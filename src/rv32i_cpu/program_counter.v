==> flow/design.v <==
module program_counter
#(	parameter DATA_WIDTH = 32)
(
	input clk,
	input [DATA_WIDTH-1:0] addr_offset,
	input [DATA_WIDTH-1:0] alu_result,
	input [2:0] jump_type,
	input update_pc,
	output [DATA_WIDTH-1:0] pc_current,
	output [DATA_WIDTH-1:0] pc_plus_4,
	output [DATA_WIDTH-1:0] pc_next,
	output pc_next_valid
);
	reg [DATA_WIDTH-1:0] program_counter;
	initial begin
		program_counter = 32'b0;
	end
	wire [DATA_WIDTH-1:0] pc_offset;
	wire [DATA_WIDTH-1:0] jalr_addr;
	wire [31:0] _pc_next;
	assign pc_current = program_counter;
	assign pc_plus_4 = program_counter + 32'h4;
	assign pc_offset = program_counter + addr_offset;
	assign jalr_addr = {alu_result[DATA_WIDTH-1:1], 1'b0};  
	assign _pc_next =	(jump_type == 3'b010 && alu_result[0] == 1'b0) ? pc_offset:
				(jump_type == 3'b011 && alu_result[0] == 1'b1) ? pc_offset:
				(jump_type == 3'b100) ? pc_offset:
				(jump_type == 3'b101) ? jalr_addr:
				(jump_type == 3'b111) ? {DATA_WIDTH{1'b0}}:
				pc_plus_4;
	assign pc_next = {_pc_next[31:2], 2'b0};
	assign pc_next_valid = _pc_next[1:0] == 2'b00;
	always @ (posedge clk) begin
		if(update_pc) begin
			program_counter <= pc_next;
		end
	end
endmodule
From RTL to reports: program_counter --
What the tools print for program_counter, step after step. Lines are those of the file above, counted from 1. Cell names lack the library's common part. A cell with n/a has no value.
Set-up: top module program_counter, clock port clk, cell library sky130hd, library corner tt_025C_1v80

After elaboration --
Source: Yosys, flattened and elaborated, memories not mapped. Widths are those after wreduce; folded enables and synchronous resets count as part of the registers. Registers that Yosys merges into a memory's read port (data or address) are not register bits. Print and check cells do not count. Equal cells are merged and count once.
Word-level totals: cells after elaboration 17, clocked read ports x word width 0, memory bits (read-only) 0, memories kept 0, bits in latches 0, register bits after elaboration 30, bits in writable memories 0
Operators by class: reduce/logical cells 3, order comparisons 0, shifts and indexed selects 0, multipliers 0, div/mod/pow operators 0, add/sub/neg operators 2, bitwise gates (word level) 1, equal/unequal tests 5, muxes and demuxes 5
Operators with widths (number):
- 32-bit 2-to-1 mux | 5
- 32-bit by 3-bit adder with 32-bit output with constant B | 1
- 32-bit adder | 1
- 3-bit equality test with constant B | 3
- 3-bit by 2-bit equality test with 1-bit output with constant B | 2
- 1-bit logical AND | 2
- 2-bit zero test | 1
- 1-bit NOT | 1

Depth --
Yosys ltp: most cells in a row. Word level: on the elaborated netlist, between registers, memories and ports. Mapped: between sequential cells and ports; inverters and the memories' decode and read muxes count.
Depth: depth after elaboration 7, ABC_AREA 0, mapped depth 9, mapped depth without buffers 9

After synthesis --
Yosys stat after the flow's synthesis: flattened, memories mapped to cells. It holds for the ABC_AREA given above (unset counts as 0); a run with the other value may have another netlist.
Synthesis totals: flip-flop cells 30, area of sequential cells 900.9 µm², cell count 470, buffers 25, synthesis area 3858.7 µm²
Cell types (number):
- edfxtp_1 | 30
- ha_1 | 30
- a21oi_1 | 57
- xnor2_1 | 27
- and3_1 | 32
- xor2_1 | 19
- a211oi_1 | 22
- nand2_1 | 33
- a21o_1 | 13
- nor2_1 | 24
- o21ai_0 | 17
- nand3_1 | 15
- nand4_1 | 10
- clkbuf_1 | 16
- mux2i_1 | 6
- buf_4 | 6
- nor3_1 | 9
- a31oi_1 | 7
Other cell types: 46; their cells: 97.

Path before layout --
OpenSTA on the mapped netlist: ideal clock, no wires. The path of least setup slack (recovery checks aside). Input and output delay are each 20% of the period. Register names are those of the netlist, which keeps one name where synthesis merged equal registers.
Timing path after synthesis: path type in2out, start point input port addr_offset[4], end point output port pc_next[31], external input delay 0.872 ns, delay of the path 2.315 ns, stages 8, time at the first pin 0.872 ns, external output delay 0.872 ns, period 4.36 ns, buffers on the path 0, setup slack 0.301 ns, arrival time 3.187 ns, required time 3.488 ns, synthesis period reached 4.059 ns
"delay of the path" = arrival - input delay + setup time. A path that ends at an output port has no setup time. "stages": output pins that drive a net of the path, with the launching flip-flop's if there is one; two outputs of one cell count as two. "synthesis period reached" is the clock period less the worst setup slack; recovery checks do not enter. This is arithmetic on one report: input and output delays are still those of the set period (20% each). Between the ends stands the longest chain of elaborated cells between them, by number of cells; it is not shown to be the way that was timed. Of several equally long chains one is given. A line is the first line of the expression or statement that the cell stems from. Yosys adds cells for indexed reads and writes and turns some case tables into memories.
On the way, after synthesis: path through ha_1 -> o21ai_1 -> o21a_1 -> or4_4 -> a2111o_1 -> a31oi_1 -> mux2_1 -> a211oi_2, length of the longest elaborated chain 4, elaborated cells between the ends (all ways) 4
RTL lines, path after synthesis:
- from (decl) | RTL line 5 | input [DATA_WIDTH-1:0] addr_offset,
- 32-bit adder | RTL line 23 | assign pc_offset = program_counter + addr_offset;
- 32-bit 2-to-1 mux | RTL line 27 | (jump_type == 3'b100) ? pc_offset:
- 32-bit 2-to-1 mux | RTL line 26 | (jump_type == 3'b011 && alu_result[0] == 1'b1) ? pc_offset:
- 32-bit 2-to-1 mux | RTL line 25 | assign _pc_next = (jump_type == 3'b010 && alu_result[0] == 1'b0) ? pc_offset:
- to (decl) | RTL line 11 | output [DATA_WIDTH-1:0] pc_next,

Path in the finished layout --
Path of least setup slack in the final report of record 1 (OpenROAD, finished layout, wires in). Where an end is a register, its clock arrival counts in the times.
Timing path post-layout: path type reg2out, start point register program_counter[5], end point output port pc_next[31], period 2.65 ns, buffers on the path 1, external output delay 0.53 ns, time at the first pin 0.28 ns, stages 10, required time 2.12 ns, arrival time 3.27 ns, setup slack -1.15 ns
Between the ends stands the longest chain of elaborated cells between them, by number of cells; it is not shown to be the way that was timed. Of several equally long chains one is given.
On the way, post-layout: path through edfxtp_1 -> ha_4 -> o21ai_2 -> o21a_1 -> or4_4 -> a2111o_1 -> a31oi_4 -> mux2_4 -> a211oi_4 -> buf_2, length of the longest elaborated chain 6, elaborated cells between the ends (all ways) 7
RTL lines, path post-layout:
- from (decl) | RTL line 14 | reg [DATA_WIDTH-1:0] program_counter;
- from (assign) | RTL line 35 | program_counter <= pc_next;
- 32-bit by 3-bit adder with 32-bit output | RTL line 22 | assign pc_plus_4 = program_counter + 32'h4;
- 32-bit 2-to-1 mux | RTL line 29 | (jump_type == 3'b111) ? {DATA_WIDTH{1'b0}}:
- 32-bit 2-to-1 mux | RTL line 28 | (jump_type == 3'b101) ? jalr_addr:
- 32-bit 2-to-1 mux | RTL line 27 | (jump_type == 3'b100) ? pc_offset:
- 32-bit 2-to-1 mux | RTL line 26 | (jump_type == 3'b011 && alu_result[0] == 1'b1) ? pc_offset:
- 32-bit 2-to-1 mux | RTL line 25 | assign _pc_next = (jump_type == 3'b010 && alu_result[0] == 1'b0) ? pc_offset:
- to (decl) | RTL line 11 | output [DATA_WIDTH-1:0] pc_next,

Subject: program_counter on sky130hd, stored results

Hello all,

Measured data: module program_counter, platform sky130hd, 2 stored runs of the flow under differing settings, order arbitrary. Input and output delays are each 20% of the period that was set; the output load is 0.01 pF.
By "period reached" is meant the clock period of the run minus its worst setup slack. This is arithmetic on one report: input and output delays are still those of the set period (20% each).
"worst path time" means the part of the period allowed to the worst setup path (the constraints hold back 20% at inputs and 20% at outputs) less its slack; where the path has registers, the arrival times of their clocks count too.

[record 1] flow files
==> flow/run.sh <==
#!/bin/bash
# the make line also repeats the synthesis and layout settings of config.mk as NAME=value (left out here)
make -C /OpenROAD-flow-scripts/flow DESIGN_CONFIG=/design/flow/config.mk WORK_HOME=/design/flow/orfs CLKGATE_MAP_FILE= finish
==> flow/config.mk <==
export PLATFORM = sky130hd
export DESIGN_NAME = program_counter
export DESIGN_NICKNAME = program_counter
export VERILOG_FILES = /design/flow/design.v
export SDC_FILE = /design/flow/constraint.sdc
export NUM_CORES = 4
export LEC_CHECK = 0
export CAP_MARGIN = 20
export CORE_ASPECT_RATIO = 0.89
export CORE_MARGIN = 9
export CORE_UTILIZATION = 26
export CTS_CLUSTER_SIZE = 32
export MIN_ROUTING_LAYER = met1
export PLACE_DENSITY_LB_ADDON = 0.17
export SLEW_MARGIN = 20
==> flow/constraint.sdc <==
create_clock -name core_clock -period 2.65 [get_ports {clk}]
set_input_delay 0.5300 -clock core_clock [delete_from_list [all_inputs] [get_ports {clk}]]
set_output_delay 0.5300 -clock core_clock [all_outputs]
set_load 0.01 [all_outputs]

[record 1] result: period reached 3.800 ns; worst hold slack in the final report 0.843 ns; die outline area 19558.7 µm²; summed negative setup slack -24.097 ns; chip area in the Yosys report 3858.7 µm²; smallest setup slack -1.150 ns; worst path time 3.27 ns; kind of the worst setup path reg2out; area of the standard cells in the finished layout 9334.0 µm²

[record 2] flow files
==> flow/run.sh <==
#!/bin/bash
# the make line also repeats the synthesis and layout settings of config.mk as NAME=value (left out here)
make -C /OpenROAD-flow-scripts/flow DESIGN_CONFIG=/design/flow/config.mk WORK_HOME=/design/flow/orfs CLKGATE_MAP_FILE= finish
==> flow/config.mk <==
export PLATFORM = sky130hd
export DESIGN_NAME = program_counter
export DESIGN_NICKNAME = program_counter
export VERILOG_FILES = /design/flow/design.v
export SDC_FILE = /design/flow/constraint.sdc
export NUM_CORES = 4
export LEC_CHECK = 0
export ABC_AREA = 1
export CAP_MARGIN = 20
export CORE_ASPECT_RATIO = 0.68
export CORE_MARGIN = 2
export CORE_UTILIZATION = 64
export MAX_ROUTING_LAYER = met4
export PLACE_DENSITY_LB_ADDON = 0.16
export SETUP_SLACK_MARGIN = 0.38
export SLEW_MARGIN = 5
export TNS_END_PERCENT = 5
==> flow/constraint.sdc <==
create_clock -name core_clock -period 2.91 [get_ports {clk}]
set_input_delay 0.5820 -clock core_clock [delete_from_list [all_inputs] [get_ports {clk}]]
set_output_delay 0.5820 -clock core_clock [all_outputs]
set_load 0.01 [all_outputs]

[record 2] result: unfinished; error FLW-0024 in placement

Thanks
